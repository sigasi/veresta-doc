==> flow/design.v <==
module dut_core(
   output logic [7:0] pixel_out,
   input [7:0] pixel_pp,
   input [7:0] pixel_p0,
   input [7:0] pixel_pm,
   input [7:0] pixel_0p,
   input [7:0] pixel_0m,
   input [7:0] pixel_mp,
   input [7:0] pixel_m0,
   input [7:0] pixel_mm,
   input on_edge,
   input clock,
   input reset);
   wire logic signed [15:0] gradx;  
   wire logic signed [15:0] grady;  
   wire logic signed [15:0] gradsq;  
   logic signed [15:0] gradx_r;  
   logic signed [15:0] grady_r;  
   assign gradx = (pixel_mp - pixel_pp) + 2 * (pixel_m0 - pixel_p0) + (pixel_mm - pixel_pm);
   assign grady = (pixel_mp - pixel_mm) + 2 * (pixel_0p - pixel_0m) + (pixel_pp - pixel_pm);
   assign gradsq = (gradx_r * gradx_r) + (grady_r * grady_r);
   always @(posedge clock) begin
      gradx_r = gradx;
      grady_r = grady;
   end
     always_ff @(posedge clock) begin
         if (on_edge == 1'b1)
             begin
                 pixel_out <= 'b0;
             end
         else
             begin
                 pixel_out <= gradsq[15:8];
             end
     end
endmodule
module counter #(WIDTH = 16) (
   input clk,
   input rst,
   input start,
   input enable,
   input [(WIDTH-1):0] endvalue,
   output [(WIDTH-1):0] count,
   output logic near_end,
   output logic on_edge
);
   logic [(WIDTH-1):0] count_val;
   always @(posedge clk) begin
      if (rst == 1'b1)
         begin
            count_val = 'b0;
            near_end = 1'b0;
         end
      else if (start == 1'b1)
         begin
            count_val = 'b0;
            near_end = 1'b0;  
         end
      else if (enable == 1'b1 && count_val < endvalue)
      begin
         near_end = (count_val == (endvalue - 2))?1'b1:1'b0;
         count_val += 1;
      end
   end;
   assign count = count_val;
   always @(count, endvalue) begin
      if (count == 0 || count == endvalue)
         on_edge = 1'b1;
      else
         on_edge = 1'b0;
   end
endmodule
# --- Tool chain data of dut_core ---
# The steps from the RTL of dut_core to its reports follow in flow order.
# Lines are those of the file above, counted from 1.
# Operators carry their Yosys type and port widths (W data, S select, Z words).
# Cell names lack the library's common part.
inputs:
  top_module: "dut_core"
  clock: "clock"
  library: "sky130hd"
  corner: "tt_025C_1v80"

# --- Word level ---
# Yosys after proc, flatten, opt, wreduce and memory -nomap, before mapping. Enables and synchronous resets that opt folds into registers are not counted as muxes. Memory bits, and registers merged into a memory's read port (data or address), are not among the register bits. Print and check cells are not counted. Equal cells are merged and count once.
word_totals:
  elab_cells: 16
  output_inout_bits: 8
  input_bits: 67
  register_bits: 32
op_classes:
  multipliers: 2
  n_addsub: 11
op_table:
  columns: ["operator", "count"]
  rows:
  - ["$mul A12 B12 Y16", 2]
  - ["$sub A8 B8 Y9", 6]
  - ["$add A11 B9 Y12", 2]
  - ["$add A9 B10 Y11", 2]
  - ["$add A16 B16 Y16", 1]

# --- Longest topological paths ---
# Yosys ltp: most cells in a row. Word level: on the elaborated netlist, between registers, memories and ports. Mapped: between sequential cells and ports; inverters and the memories' decode and read muxes count.
depth:
  word_depth: 3
  ABC_AREA: 0
  mapped_depth: 24
  ltp_nobuf: 24

# --- After synthesis ---
# The flow's flattened synthesis, as Yosys stat reports it; memories are mapped. The netlist is that of the ABC_AREA named above (0 if unset); the other value can give another one.
# Totals and module areas in this step are rounded.
types:
  columns: ["type", "count", "type_area_um2"]
  rows:
  - ["fa_1", 179, 3.58E+03]
  - ["ha_1", 143, 1.79E+03]
  - ["inv_1", 319, 1.2E+03]
  - ["dfxtp_1", 32, 640.614]
  - ["xnor2_1", 58, 507.987]
  - ["and2_1", 42, 262.752]
  - ["nand2_1", 63, 236.477]
  - ["xor2_1", 27, 236.477]
  - ["a21oi_1", 40, 200.192]
  - ["a21o_1", 22, 165.158]
  - ["nor2_1", 34, 127.622]
  - ["o21ai_0", 22, 110.106]
  - ["o21bai_1", 12, 90.086]
  - ["nand2b_1", 11, 68.816]
  - ["nor2b_1", 11, 68.816]
  - ["clkbuf_1", 12, 45.043]
  - ["a31oi_1", 4, 25.024]
  - ["nand3_1", 5, 25.024]
# Not listed: further types 14, cells in them 21.
synth_totals:
  ff_cells: 32
  cells: 1057
  mapped_area_um2: 9570

# --- Path before layout ---
# Source: OpenSTA report_checks on the synthesized netlist (no wires, ideal clock, input and output delay 20% of the period each), path of least setup slack; recovery checks are left aside. Register names are those of the netlist, which keeps one name where synthesis merged equal registers.
synth_timing:
  path_type: "register to register"
  start: "register gradx_r[2]"
  end: "register pixel_out[6]"
  t_first_pin_ns: 0.000
  required_ns: 10.776
  path_delay_ns: 5.847
  stages: 23
  setup_ns: 0.124
  arrival_time_ns: 5.723
  period_ns: 10.9
  setup_slack_ns: 5.053
  period_less_setup_slack_ns: 5.847
# "path_delay_ns" = arrival - input delay + setup time.
# "stages" counts driving pins, that of a launching flip-flop among them; a cell with two outputs on the path counts twice.
# "period_less_setup_slack_ns" = period - worst setup slack (recovery checks aside). The figure is calculated, with input and output delays left at 20% of the set period.
# The rows between start and end are the longest chain of elaborated cells between them; the timing report does not say that the signal goes this way. Where chains are equally long, one stands for them.
# Each line given opens the expression or statement behind the cell; cells for indexed reads and writes are added by Yosys, which also makes memories of some case tables.
synth_via:
  path_cell_list: "dfxtp_1 > clkbuf_1 > nand2_1 > fa_1 > inv_1 > fa_1 > inv_1 > fa_1 > inv_1 > fa_1 > fa_1 > fa_1 > inv_1 > fa_1 > inv_1 > ha_1 > o21ai_0 > a21oi_1 > o21ai_0 > o21bai_1 > a21oi_1 > xor2_1 > nor2_1"
  elab_chain_len: 2
synth_lines:
  columns: ["item", "line", "source"]
  rows:
  - ["start, declared", 17, "logic signed [15:0] gradx_r;"]
  - ["start, assigned", 23, "gradx_r = gradx;"]
  - ["$mul A12 B12 Y16", 21, "assign gradsq = (gradx_r * gradx_r) + (grady_r * grady_r);"]
  - ["$add A16 B16 Y16", 21, null]
  - ["end, assigned", 29, "pixel_out <= 'b0;"]
  - ["end, assigned", 33, "pixel_out <= gradsq[15:8];"]
  - ["end, declared", 2, "output logic [7:0] pixel_out,"]

# --- Timing after layout ---
# Path of least setup slack in the final report of run 2 (OpenROAD, finished layout, wires in). Where an end is a register, its clock arrival counts in the times.
layout_timing:
  path_type: "register to register"
  start: "register gradx_r[2]"
  end: "register pixel_out[6]"
  stages: 23
  setup_ns: 0.12
  t_first_pin_ns: 0.31
  setup_slack_ns: 1.36
  period_ns: 7.93
  required_ns: 8.10
  arrival_time_ns: 6.75
# The rows between start and end are the longest chain of elaborated cells between them; the timing report does not say that the signal goes this way. Where chains are equally long, one stands for them.
layout_via:
  path_cell_list: "dfxtp_1 > clkbuf_1 > nand2_1 > fa_1 > inv_1 > fa_1 > inv_1 > fa_1 > inv_1 > fa_1 > fa_1 > fa_1 > inv_1 > fa_1 > inv_1 > ha_1 > o21ai_0 > a21oi_1 > o21ai_0 > o21bai_1 > a21oi_1 > xor2_1 > nor2_1"
  elab_chain_len: 2
layout_lines:
  columns: ["item", "line", "source"]
  rows:
  - ["start, declared", 17, "logic signed [15:0] gradx_r;"]
  - ["start, assigned", 23, "gradx_r = gradx;"]
  - ["$mul A12 B12 Y16", 21, "assign gradsq = (gradx_r * gradx_r) + (grady_r * grady_r);"]
  - ["$add A16 B16 Y16", 21, null]
  - ["end, assigned", 29, "pixel_out <= 'b0;"]
  - ["end, assigned", 33, "pixel_out <= gradsq[15:8];"]
  - ["end, declared", 2, "output logic [7:0] pixel_out,"]

Flow measurements of dut_core on sky130hd: 2 stored runs with different settings, listed in no order. Input and output delays are each 20% of the period that was set; the output load is 0.01 pF.
"achieved_period_ns": clock period set for the run, less the worst setup slack. It is reckoned from that one timing run; input and output delays stay at 20% of the period that was set.
"worst_path_allowed_less_slack_ns" means the part of the period allowed to the worst setup path (the constraints hold back 20% at inputs and 20% at outputs) less its slack; where the path has registers, the arrival times of their clocks count too.
The measured numbers are rounded.

--- run 1 ---
==> flow/run.sh <==
#!/bin/bash
# the make line also repeats the synthesis and layout settings of config.mk as NAME=value (left out here)
make -C /OpenROAD-flow-scripts/flow DESIGN_CONFIG=/design/flow/config.mk WORK_HOME=/design/flow/orfs CLKGATE_MAP_FILE= finish
==> flow/config.mk <==
export PLATFORM = sky130hd
export DESIGN_NAME = dut_core
export DESIGN_NICKNAME = dut_core
export VERILOG_FILES = /design/flow/design.v
export SDC_FILE = /design/flow/constraint.sdc
export NUM_CORES = 4
export LEC_CHECK = 0
export ABC_AREA = 0
export CAP_MARGIN = 20
export CELL_PAD_IN_SITES_DETAIL_PLACEMENT = 0
export CELL_PAD_IN_SITES_GLOBAL_PLACEMENT = 3
export CORE_MARGIN = 2
export CORE_UTILIZATION = 60
export GPL_ROUTABILITY_DRIVEN = 1
export PLACE_DENSITY_LB_ADDON = 0.3
export SETUP_SLACK_MARGIN = 0.48
export SLEW_MARGIN = 25
==> flow/constraint.sdc <==
create_clock -name core_clock -period 5.52 [get_ports {clock}]
set_input_delay 1.1040 -clock core_clock [delete_from_list [all_inputs] [get_ports {clock}]]
set_output_delay 1.1040 -clock core_clock [all_outputs]
set_load 0.01 [all_outputs]

==> results, as YAML <==
outcome: "no final report: placement broke off with FLW-0024"

--- run 2 ---
==> flow/run.sh <==
#!/bin/bash
# the make line also repeats the synthesis and layout settings of config.mk as NAME=value (left out here)
make -C /OpenROAD-flow-scripts/flow DESIGN_CONFIG=/design/flow/config.mk WORK_HOME=/design/flow/orfs CLKGATE_MAP_FILE= finish
==> flow/config.mk <==
export PLATFORM = sky130hd
export DESIGN_NAME = dut_core
export DESIGN_NICKNAME = dut_core
export VERILOG_FILES = /design/flow/design.v
export SDC_FILE = /design/flow/constraint.sdc
export NUM_CORES = 4
export LEC_CHECK = 0
export CAP_MARGIN = 35
export CORE_MARGIN = 2
export CORE_UTILIZATION = 15
export GPL_TIMING_DRIVEN = 0
export SLEW_MARGIN = 20
==> flow/constraint.sdc <==
create_clock -name core_clock -period 7.93 [get_ports {clock}]
set_input_delay 1.5860 -clock core_clock [delete_from_list [all_inputs] [get_ports {clock}]]
set_output_delay 1.5860 -clock core_clock [all_outputs]
set_load 0.01 [all_outputs]

==> results, as YAML <==
results:
  synthArea_um2: 9570
  design_die_area_um2: 65800
  final_stdcell_area_um2: 11500
  layout_utilization_pct: 18.3
  ws_setup_ns: 1.36
  setup_tns_ns: 0.000
  fin_hold_ws_ns: 0.991
  achieved_period_ns: 6.572
  worst_path_allowed_less_slack_ns: 6.57
  timing.worst_path_kind: "register to register"
