==> flow/design.v <==
module dut_engine (
	input clk,
	input rst,
	input start,
	input extra_at_start,
	output logic start_x,
	output logic enable_x,
	input near_end_x,
	output logic start_y,
	output logic enable_y,
	input near_end_y,
	output logic pixel_valid,
	output logic idle
);
	typedef enum {waiting, startup_row_1, startup_row_2, calculate, finish_row_1, finish_row_2} states_t;
	states_t state;
	always @(posedge clk) begin
		if (rst == 1'b1)
			begin
				state = waiting;
				start_x = 1'b0;
				enable_x = 1'b0;
				start_y = 1'b0;
				enable_y = 1'b0;
				pixel_valid = 1'b0;
			end else
			begin
				case (state)
					waiting : begin
						start_x = 1'b0;
						enable_x = 1'b0;
						start_y = 1'b0;
						enable_y = 1'b0;
						pixel_valid = 1'b0;
						if (start == 1'b1) begin
							state = startup_row_1;  
							start_x = 1'b1;
							enable_x = 1'b1;
						end
					end
					startup_row_1 : begin
						start_x = 1'b0;
						if (near_end_x == 1'b1) begin
							start_x = 1'b1;
							if (extra_at_start == 1'b1) begin
								state = startup_row_2;  
							end
							else begin
								state = calculate;
							end
						end
					end
					startup_row_2 : begin
						start_x = 1'b0;
						if (near_end_x == 1'b1) begin
							state = calculate;
							start_x = 1'b1;
							start_y = 1'b1;
							enable_y = 1'b1;
						end
					end
					calculate: begin
						start_x = 1'b0;
						start_y = 1'b0;
						enable_y = 1'b0;
						pixel_valid = 1'b1;
						if (near_end_x == 1'b1) begin
							start_x = 1'b1;
							enable_y = 1'b1;
						end
						if (near_end_y == 1'b1 && near_end_x == 1'b1) begin
							state = finish_row_1;  
							start_x = 1'b1;
							enable_y = 1'b1;
						end
					end
					finish_row_1 : begin
						start_x = 1'b0;
						enable_y = 1'b0;
						if (near_end_x == 1'b1) begin
							if (extra_at_start == 1'b0) begin
								state = finish_row_2;  
								start_x = 1'b1;
							end
							else begin
								enable_x = 1'b0;
								pixel_valid = 1'b0;
								state = waiting;  
							end
						end
					end
					finish_row_2 : begin
						start_x = 1'b0;
						if (near_end_x == 1'b1) begin
							enable_x = 1'b0;
							pixel_valid = 1'b0;
							state = waiting;  
						end
					end
				endcase
			end
	end
	assign idle = (state == waiting);
endmodule
==> Tool chain data of dut_engine <==
Tool output for the design above, in the order of the flow.
Line numbers count from 1 in the design file above.
Operators carry their Yosys type and port widths (W data, S select, Z words).
Library cell names are shortened.
{ "design": {"top_module": "dut_engine", "clock_port": "clk", "lib": "sky130hd", "corner": "tt_025C_1v80"} }

==> After elaboration <==
Counts by Yosys on the flattened word-level netlist (proc, flatten, opt, wreduce; memories kept). Register bits leave out memories and registers merged into their read ports (data or address). Print and check cells are left out.
{ "classes": {"n_eq": 12, "reduce_logical": 16, "muxes": 23} }
{ "ops": {"columns": ["cell", "n"], "rows": [
  ["$pmux W32 S6", 1],
  ["$mux W32", 6],
  ["$eq A32 B2 Y1 const B", 2],
  ["$eq A32 B3 Y1 const B", 2],
  ["$eq A32 B1 Y1 const B", 1],
  ["$logic_not A32 Y1", 1],
  ["$ne A2 B2 Y1 const B", 7],
  ["$mux W1", 10],
  ["$reduce_and A4 Y1", 2],
  ["$reduce_and A7 Y1", 1],
  ["$reduce_or A2 Y1", 3],
  ["$reduce_bool A3 Y1", 2],
  ["$reduce_bool A6 Y1", 1],
  ["$pmux W1 S3", 2],
  ["$reduce_bool A5 Y1", 1],
  ["$pmux W1 S5", 1],
  ["$reduce_and A2 Y1", 2],
  ["$reduce_bool A4 Y1", 1],
  ["$pmux W1 S4", 1],
  ["$mux W3", 1],
  ["$reduce_bool A2 Y1", 1],
  ["$pmux W1 S2", 1],
  ["$logic_and A1 B1 Y1", 1]
]} }
{ "word_totals": {"input_bits": 6, "out_inout_bits": 6, "reg_bits": 37, "wordCells": 57} }

==> Depth <==
Yosys ltp: most cells in a row. Word level: on the elaborated netlist, between registers, memories and ports. Mapped: between sequential cells and ports; inverters and the memories' decode and read muxes count.
{ "logic_depth": {"word_depth": 4, "abc_area": 1, "ltp_mapped": 7, "mapped_depth_nobuf": 7} }

==> Netlist <==
The flow's flattened synthesis, as Yosys stat reports it; memories are mapped. The netlist is that of the ABC_AREA named above (0 if unset); the other value can give another one.
{ "types": {"columns": ["cell", "n", "type_area_um2"], "rows": [
  ["dfxtp_1", 11, 220.211],
  ["nand2_1", 24, 90.086],
  ["nand3_1", 10, 50.048],
  ["inv_1", 12, 45.043],
  ["nor2_1", 11, 41.29],
  ["a21oi_1", 4, 20.019],
  ["o22ai_1", 2, 12.512],
  ["a32o_1", 1, 10.01],
  ["o21ai_0", 2, 10.01],
  ["o2111ai_1", 1, 8.758],
  ["buf_4", 1, 7.507],
  ["o211ai_1", 1, 7.507],
  ["o21ai_1", 1, 5.005],
  ["clkinv_1", 1, 3.754],
  ["inv_2", 1, 3.754]
]} }
{ "synth_totals": {"n_buf": 1, "flip_flops": 11, "mapped_cells": 83, "yosys_area_um2": 535.5} }

==> Worst setup path after synthesis <==
Source: OpenSTA report_checks on the synthesized netlist (no wires, ideal clock, input and output delay 20% of the period each), path of least setup slack; recovery checks are left aside. Register names are those of the netlist, which keeps one name where synthesis merged equal registers.
{ "synth_timing": {"path_type": "in2reg", "start": "in near_end_x", "end": "reg state", "clock_period_ns": 1.97, "arrival_time_ns": 0.874, "n_path_buf": 1, "path_slack_ns": 1.021, "launch_ns": 0.394, "in_delay_ns": 0.394, "driving_pins": 4, "path_delay_ns": 0.555, "setup_time_ns": 0.075, "period_less_setup_slack_ns": 0.949} }
"path_delay_ns" is the arrival time less input delay plus setup time.
"driving_pins": output pins that drive a net of the path, with the launching flip-flop's if there is one; two outputs of one cell count as two.
"period_less_setup_slack_ns" is the clock period less the worst setup slack; recovery checks do not enter. This is arithmetic on one report: input and output delays are still those of the set period (20% each).
An end named without its bit number is one bit of that signal or, where synthesis recoded a state register, one of its new flip-flops.
At most two assigning lines are given for a register; there are more.
{ "synth_via": {"path_cell_list": "buf_4 nor2_1 inv_1 o22ai_1"} }
{ "synth_rtl": {"columns": ["item", "line_no", "rtl"], "rows": [
  ["start: declaration", 8, "input near_end_x,"],
  ["end: assignment", 20, "state = waiting;"],
  ["end: assignment", 36, "state = startup_row_1;"],
  ["end: declaration", 16, "states_t state;"]
]} }
No chain of elaborated cells between the ends is given.

==> Timing after layout <==
Path of least setup slack in the final report of job 2 (OpenROAD, finished layout, wires in). Where an end is a register, its clock arrival counts in the times.
{ "layout_timing": {"path_type": "reg2reg", "start": "reg state", "end": "reg start_x", "setup_time_ns": 0.11, "arrival_time_ns": 1.28, "path_slack_ns": 0.00, "clock_period_ns": 1.12, "driving_pins": 7, "launch_ns": 0.27, "n_path_buf": 1} }
An end named without its bit number is one bit of that signal or, where synthesis recoded a state register, one of its new flip-flops.
At most two assigning lines are given for a register; there are more.
{ "layout_via": {"path_cell_list": "dfxtp_1 buf_4 nand2_1 nand2_1 nor2_1 nor2_1 nor2_1"} }
{ "layout_rtl": {"columns": ["item", "line_no", "rtl"], "rows": [
  ["start: declaration", 16, "states_t state;"],
  ["start: assignment", 20, "state = waiting;"],
  ["start: assignment", 36, "state = startup_row_1;"],
  ["end: assignment", 21, "start_x = 1'b0;"],
  ["end: assignment", 30, "start_x = 1'b0;"],
  ["end: declaration", 6, "output logic start_x,"]
]} }
No chain of elaborated cells between the ends is given.

Ticket comment

Below are 2 stored runs of the flow (Yosys, OpenROAD; platform sky130hd) on dut_engine, each with its settings and what was measured, unordered. Constraints: input delay and output delay 20% of the set period each, output load 0.01 pF.
"achieved clock period (ns)" means the clock period less the worst setup slack. The figure is calculated, with input and output delays left at 20% of the set period.
"worst setup path time (ns)": the worst setup path's part of the clock period (all of it between registers, 20% less for each end at a port) less its slack. A launch clock that arrives late makes it longer, a capture clock that arrives late makes it shorter.
"finish__power__total" rests on the timing tool's default activity at the inputs, not on a simulated workload.

settings of job 1
{
  "period_ns": 0.634,
  "CORE_UTILIZATION": 47,
  "SETUP_SLACK_MARGIN": 0.1,
  "PLACE_DENSITY": 0.6,
  "CELL_PAD_IN_SITES_GLOBAL_PLACEMENT": 0,
  "CELL_PAD_IN_SITES_DETAIL_PLACEMENT": 2,
  "TNS_END_PERCENT": 95,
  "GPL_TIMING_DRIVEN": 0,
  "CTS_CLUSTER_SIZE": 16,
  "CTS_CLUSTER_DIAMETER": 361,
  "CAP_MARGIN": 25,
  "SLEW_MARGIN": 40,
  "MIN_ROUTING_LAYER": "met1",
  "CORE_MARGIN": 2
}
report of job 1: did not finish, place, DPL-0033

settings of job 2
{
  "period_ns": 1.12,
  "CORE_UTILIZATION": 45,
  "PLACE_DENSITY_LB_ADDON": 0.09,
  "CELL_PAD_IN_SITES_DETAIL_PLACEMENT": 1,
  "TNS_END_PERCENT": 25,
  "ABC_AREA": 1,
  "SLEW_MARGIN": 0,
  "CAP_MARGIN": 20,
  "CORE_MARGIN": 2
}
report of job 2
yosys chip area after synthesis (um^2): 535.5
finish__design__die__area: 1481.9
finish__design__instance__area__stdcell: 721.9
finish__design__instance__utilization: 0.6498
finish__timing__setup__ws: 0.003
finish__timing__setup__tns: 0.000
finish__timing__hold__ws: 0.502
finish__power__total: 9.016e-04
achieved clock period (ns): 1.117
worst setup path time (ns): 1.12
worst setup path kind: reg2reg
